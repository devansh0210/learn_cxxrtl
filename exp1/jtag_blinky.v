==> flow/design.v <==
module jtag_blinky #(
    parameter N_LEDS = 10,
    parameter IDCODE = 32'hdeadf001
) (
    input  wire tck,
    input  wire trst_n,
    input  wire tms,
    input  wire tdi,
    output reg  tdo,
    output wire [N_LEDS-1:0] leds,
    output wire              mirror_tck,
    output wire              mirror_tms,
    output wire              mirror_tdi,
    output wire              mirror_tdo
);
    assign mirror_tck = tck;
    assign mirror_tdi = tdi;
    assign mirror_tms = tms;
    assign mirror_tdo = tdo;
    reg [3:0] cur_tap_state, next_tap_state;
    localparam S_RESET = 4'd0;
    localparam S_IDLE = 4'd1;
    localparam S_SELECT_DR = 4'd2;
    localparam S_CAPTURE_DR = 4'd3;
    localparam S_SHIFT_DR = 4'd4;
    localparam S_EXIT1_DR = 4'd5;
    localparam S_PAUSE_DR = 4'd6;
    localparam S_EXIT2_DR = 4'd7;
    localparam S_UPDATE_DR = 4'd8;
    localparam S_SELECT_IR = 4'd9;
    localparam S_CAPTURE_IR = 4'd10;
    localparam S_SHIFT_IR = 4'd11;
    localparam S_EXIT1_IR = 4'd12;
    localparam S_PAUSE_IR = 4'd13;
    localparam S_EXIT2_IR = 4'd14;
    localparam S_UPDATE_IR = 4'd15;
    localparam IRLEN = 4;
    localparam IR_IDCODE = 4'b0001;
    localparam IR_BLINK = 4'b1110;
    localparam DRLEN = 32;
    reg [IRLEN-1:0] ir_shift;
    reg [IRLEN-1:0] ir;
    always @(posedge tck or negedge trst_n) begin
        if (!trst_n) begin
            cur_tap_state <= S_RESET;
        end else begin
            cur_tap_state <= next_tap_state;
        end
    end
    always @(*) begin
        next_tap_state = cur_tap_state;
        case (cur_tap_state)
            S_RESET:      next_tap_state = tms ? cur_tap_state : S_IDLE;
            S_IDLE:       next_tap_state = tms ? S_SELECT_DR : cur_tap_state;
            S_SELECT_DR:  next_tap_state = tms ? S_SELECT_IR : S_CAPTURE_DR;
            S_CAPTURE_DR: next_tap_state = tms ? S_EXIT1_DR : S_SHIFT_DR;
            S_SHIFT_DR:   next_tap_state = tms ? S_EXIT1_DR : cur_tap_state;
            S_EXIT1_DR:   next_tap_state = tms ? S_UPDATE_DR : S_PAUSE_DR;
            S_PAUSE_DR:   next_tap_state = tms ? S_EXIT2_DR : cur_tap_state;
            S_EXIT2_DR:   next_tap_state = tms ? S_UPDATE_DR : cur_tap_state;
            S_UPDATE_DR:  next_tap_state = tms ? S_SELECT_DR : S_IDLE;
            S_SELECT_IR:  next_tap_state = tms ? S_RESET : S_CAPTURE_IR;
            S_CAPTURE_IR: next_tap_state = tms ? S_EXIT1_IR : S_SHIFT_IR;
            S_SHIFT_IR:   next_tap_state = tms ? S_EXIT1_IR : cur_tap_state;
            S_EXIT1_IR:   next_tap_state = tms ? S_UPDATE_IR : S_PAUSE_IR;
            S_PAUSE_IR:   next_tap_state = tms ? S_EXIT2_IR : cur_tap_state;
            S_EXIT2_IR:   next_tap_state = tms ? S_UPDATE_IR : S_SHIFT_IR;
            S_UPDATE_IR:  next_tap_state = tms ? S_SELECT_DR : S_IDLE;
            default:      next_tap_state = cur_tap_state;
        endcase
    end
    always @(posedge tck or negedge trst_n) begin
        if (!trst_n) begin
            ir_shift <= {IRLEN{1'b0}};
            ir       <= IR_IDCODE;
        end else begin
            if (cur_tap_state == S_RESET) begin
                ir_shift <= {IRLEN{1'b0}};
                ir       <= IR_IDCODE;
            end else if (cur_tap_state == S_CAPTURE_IR) begin
                ir_shift <= ir;
            end else if (cur_tap_state == S_SHIFT_IR) begin
                ir_shift <= {tdi, ir_shift[IRLEN-1:1]};
            end else if (cur_tap_state == S_UPDATE_IR) begin
                ir <= ir_shift;
            end
        end
    end
    reg [ DRLEN-1:0] dr_shift;
    reg [N_LEDS-1:0] led_reg;
    always @(posedge tck or negedge trst_n) begin
        if (!trst_n) begin
            dr_shift <= {DRLEN{1'b0}};
        end else begin
            if (cur_tap_state == S_RESET) begin
                dr_shift <= {DRLEN{1'b0}};
            end else if (cur_tap_state == S_CAPTURE_DR) begin
                if (ir == IR_BLINK) begin
                    dr_shift <= {DRLEN - N_LEDS{1'b0}};
                end else if (ir == IDCODE) begin
                    dr_shift <= IDCODE;
                end else begin
                    dr_shift <= {DRLEN{1'b0}};
                end
            end else if (cur_tap_state == S_SHIFT_DR) begin
                dr_shift <= {tdi, dr_shift[DRLEN-1:1]};
                if (ir == IR_BLINK) begin
                    dr_shift[N_LEDS-1:0] <= tdi;
                end else if (ir == IR_IDCODE) begin
                    dr_shift[31] <= tdi;
                end else begin
                    dr_shift[0] <= tdi;
                end
            end else if (cur_tap_state == S_UPDATE_DR) begin
                led_reg <= dr_shift[DRLEN-1:DRLEN-N_LEDS];
            end
        end
    end
    always @(negedge tck or negedge trst_n) begin
        if (!trst_n) begin
            tdo <= 1'b0;
        end else begin
            tdo <= (cur_tap_state == S_SHIFT_IR) ? ir_shift[0] : (cur_tap_state == S_SHIFT_DR) ? dr_shift[0] : 1'b0;
        end
    end
endmodule
Tool chain data of jtag_blinky
Tool output for the design above, in the order of the flow.
Line numbers count from 1 in the design file above.
The mark - stands for no value.

set-up
  design top = jtag_blinky
  clock port = tck
  standard-cell library = sky130hd
  library corner = tt_025C_1v80

Word-level counts
Counts by Yosys on the flattened word-level netlist (proc, flatten, opt, wreduce; memories kept). Register bits leave out memories and registers merged into their read ports (data or address). Print and check cells are left out. Cells with the same type and inputs are merged into one.

bit counts
  flip-flop bits (word level) = 45
  output and inout port bits = 15
  word-level cells = 78

operators by class
  equal/unequal tests = 26
  mux-type cells = 40
  reduce/logical cells = 7

operators with widths
  cell                                                    count
  two-way mux 4 bit                                       17
  two-way mux 21 bit                                      3
  case mux 4 bit (select 15 bit)                          1
  == test 4 bit (second input constant)                   9
  two-way mux 9 bit                                       4
  == test 4 x 3 -> 1 bit (second input constant)          4
  inequality test 2 bit (second input constant)           7
  two-way mux 1 bit                                       11
  == test 4 x 1 -> 1 bit (second input constant)          2
  == test 4 x 2 -> 1 bit (second input constant)          2
  AND reduction 7 bit                                     1
  nonzero test 3 bit                                      2
  two-way mux 3 bit                                       2
  inequality test 2 x 1 -> 1 bit (second input constant)  2
  logical NOT 4 bit                                       1
  two-way mux 2 bit                                       2
  AND reduction 3 bit                                     1
  nonzero test 2 bit                                      1
  OR reduction 2 bit                                      1

Longest topological paths
Depth = most cells in a row (Yosys ltp): at word level without a register or memory, in the mapped netlist without a sequential cell, where the memories' decode and read muxes count.

depth
  depth after elaboration = 6
  ABC_AREA = 0
  gate-level depth with buffers = 5

Netlist
Source: synth_stat.txt of the flow (Yosys; design flattened, memories mapped). It holds for the ABC_AREA given above (unset counts as 0); a run with the other value may have another netlist.
The area totals of this step are shown rounded.

cell types
  type                       count
  sky130_fd_sc_hd__dfrtp_1   54
  sky130_fd_sc_hd__a22o_1    30
  sky130_fd_sc_hd__buf_4     17
  sky130_fd_sc_hd__mux2i_1   9
  sky130_fd_sc_hd__mux2_2    6
  sky130_fd_sc_hd__nor2_1    15
  sky130_fd_sc_hd__dfstp_2   2
  sky130_fd_sc_hd__o21a_1    4
  sky130_fd_sc_hd__buf_2     5
  sky130_fd_sc_hd__dfrtn_1   1
  sky130_fd_sc_hd__nor2b_1   4
  sky130_fd_sc_hd__nor3_1    4
  sky130_fd_sc_hd__and2_1    3
  sky130_fd_sc_hd__nor3b_4   1
  sky130_fd_sc_hd__nor3b_2   1
  sky130_fd_sc_hd__buf_6     1
  sky130_fd_sc_hd__a211o_1   1
  sky130_fd_sc_hd__nand4b_1  1

Other cell types: 7; their cells: 9.

mapped netlist
  standard cells after synthesis = 168
  cell area after synthesis = 2260 um2
  mapped flip-flops = 57
  buffer cells = 25

Wiki page: jtag_blinky / flow data

Module jtag_blinky, platform sky130hd: 2 stored runs of the flow (Yosys, OpenROAD) with differing settings, in no particular order. Input and output delays are each 20% of the period that was set; the output load is 0.01 pF.
By "total power after layout" is meant OpenSTA's value without simulated activity: inputs other than the clock are taken to toggle once in ten clock periods, and the tool carries that through the logic.
The results are shown rounded.
A setting shown as -- is not set for that run.

name                                   entry A  entry B
period_ns                              3.53     2.99
CORE_UTILIZATION                       61       25
PLACE_DENSITY                          0.82     --
CELL_PAD_IN_SITES_DETAIL_PLACEMENT     1        0
GPL_ROUTABILITY_DRIVEN                 0        0
MIN_ROUTING_LAYER                      met2     met1
CAP_MARGIN                             20       0
CORE_MARGIN                            2        2
SLEW_MARGIN                            20       20
CORE_ASPECT_RATIO                      --       1.36
CELL_PAD_IN_SITES_GLOBAL_PLACEMENT     --       0
std-cell area (final layout) (um2)     2530     2710
final setup TNS (ns)                   0.000    -0.141
full die area (um2)                    4210     9820
utilization after routing (%)          70.1     30.8
Yosys chip area after synthesis (um2)  2260     2260
total power after layout (mW)          1.70     2.29
setup slack of the critical path (ns)  0.045    -0.071
